==> flow/design.v <==
module Identifier_Block(
	input reset, SP, 
	input [10:0] IDF, 
	input [17:0] IDF_ex, 
	input IDE, F_IDF,
	output wire [28:0] IDTFR
);
reg [10:0] a, c;
reg [6:0] b;
assign IDTFR[28:18] = a;
assign IDTFR[17:11] = b;
assign IDTFR[10:0] = c;
always@(posedge SP) begin
	if(F_IDF == 1'b0) begin
		if(IDE == 1'b0) begin
			a <= 11'd0;
			b <= 7'd0;
			c <= IDF;
		end
		else begin
			a <= IDF;
			b <= IDF_ex[17:11];
			c <= IDF_ex[10:0];
		end
	end
end
endmodule
# --- Tool chain data of Identifier_Block ---
# Tool output for the design above, in the order of the flow.
# Line numbers count from 1 in the design file above.
design:
  design: "Identifier_Block"
  clk_port: "SP"
  library: "sky130hd"
  corner: "tt_025C_1v80"

# --- After elaboration ---
# Counts by Yosys on the flattened word-level netlist (proc, flatten, opt, wreduce; memories kept). Register bits leave out memories and registers merged into their read ports (data or address); mux counts leave out enables and synchronous resets folded into registers. Print and check cells are left out. Cells with the same type and inputs are merged into one.
op_classes:
  addsub: 0
  n_mul: 0
  div: 0
  cmp: 0
  n_eq: 0
  shifts: 0
  n_mux: 1
  n_logic: 0
  n_reduce_logical: 0
ops:
  columns: ["op", "count"]
  rows:
  - ["11-bit 2-to-1 mux", 1]
bits:
  ff_bits: 29
  latchBits: 0
  ramBits: 0
  mem_bits_ro: 0
  clocked_rd_ports_x_width: 0
  memories: 0
  in_bits: 33
  output_inout_bits: 29
  word_cells: 4

# --- Longest topological paths ---
# Depth = most cells in a row (Yosys ltp): at word level without a register or memory, in the mapped netlist without a sequential cell, where the memories' decode and read muxes count.
logic_depth:
  ltp_word: 1
  ABC_AREA: 0
  ltp_mapped: 3
  depth_no_buf: 1

# --- Netlist ---
# Source: synth_stat.txt of the flow (Yosys; design flattened, memories mapped). It holds for the ABC_AREA given above (unset counts as 0); a run with the other value may have another netlist.
mapped:
  cell_count: 62
  area_mm2: 0.0011524
  seqArea_mm2: 0.0008708
  ffs: 29
  buf_cells: 3
by_type:
  columns: ["cell", "count", "area_total_um2"]
  rows:
  - ["sky130_fd_sc_hd__edfxtp_1", 29, 870.835]
  - ["sky130_fd_sc_hd__mux2_2", 9, 101.347]
  - ["sky130_fd_sc_hd__and2_1", 10, 62.56]
  - ["sky130_fd_sc_hd__and2_2", 8, 60.058]
  - ["sky130_fd_sc_hd__mux2_4", 2, 30.029]
  - ["sky130_fd_sc_hd__buf_6", 1, 11.261]
  - ["sky130_fd_sc_hd__buf_4", 1, 7.507]
  - ["sky130_fd_sc_hd__clkbuf_2", 1, 5.005]
  - ["sky130_fd_sc_hd__inv_1", 1, 3.754]

# --- Path before layout ---
# OpenSTA on the mapped netlist: ideal clock, no wires. The path of least setup slack (recovery checks aside). Input and output delay are each 20% of the period. Register names are those of the netlist, which keeps one name where synthesis merged equal registers.
synth_path:
  kind: "input to register"
  start: "in F_IDF"
  end: "reg a[0]"
  clock_period_ns: 1.72
  in_delay_ns: 0.344
  setup_time_ns: 0.384
  launch_ns: 0.344
  arrival_ns: 0.914
  required_ns: 1.336
  slack_ns: 0.422
  path_delay_ns: 0.954
  path_stages: 1
  n_path_buf: 0
  synth_period_reached_ns: 1.298
# "path_delay_ns" = arrival - input delay + setup time.
# "path_stages": output pins that drive a net of the path, with the launching flip-flop's if there is one; two outputs of one cell count as two.
# "synth_period_reached_ns" is the clock period less the worst setup slack; recovery checks do not enter. This is arithmetic on one report: input and output delays are still those of the set period (20% each).
synth_between:
  cell_sequence: "sky130_fd_sc_hd__inv_1"
  elab_chain_cells: 0
  cells_between: 0
  lines_between: 0
synth_lines:
  columns: ["element", "line", "rtl"]
  rows:
  - ["start, declared", 5, "input IDE, F_IDF,"]
  - ["end, assigned", 16, "a <= 11'd0;"]
  - ["end, assigned", 21, "a <= IDF;"]
  - ["end, declared", 8, "reg [10:0] a, c;"]

# Identifier_Block on sky130hd: 2 stored runs with different settings, listed in no order. Input and output delays are each 20% of the period that was set; the output load is 0.01 pF.
runs:
  - name: "job 1"
    settings:
      period_ns: 1.27
      CORE_UTILIZATION: 70
      CAP_MARGIN: 20
      CORE_MARGIN: 2
      SLEW_MARGIN: 20
    outcome: "not finished: placement ended with error GPL-0301"
  - name: "job 2"
    settings:
      period_ns: 0.857
      CORE_UTILIZATION: 72
      PLACE_DENSITY: 0.93
      CORE_ASPECT_RATIO: 0.83
      CELL_PAD_IN_SITES_DETAIL_PLACEMENT: 2
      TNS_END_PERCENT: 10
      ABC_AREA: 1
      CTS_CLUSTER_SIZE: 93
      CTS_CLUSTER_DIAMETER: 290
      SLEW_MARGIN: 0
      MIN_ROUTING_LAYER: "met2"
      CAP_MARGIN: 20
      CORE_MARGIN: 2
    outcome: "not finished: placement ended with error GPL-0301"
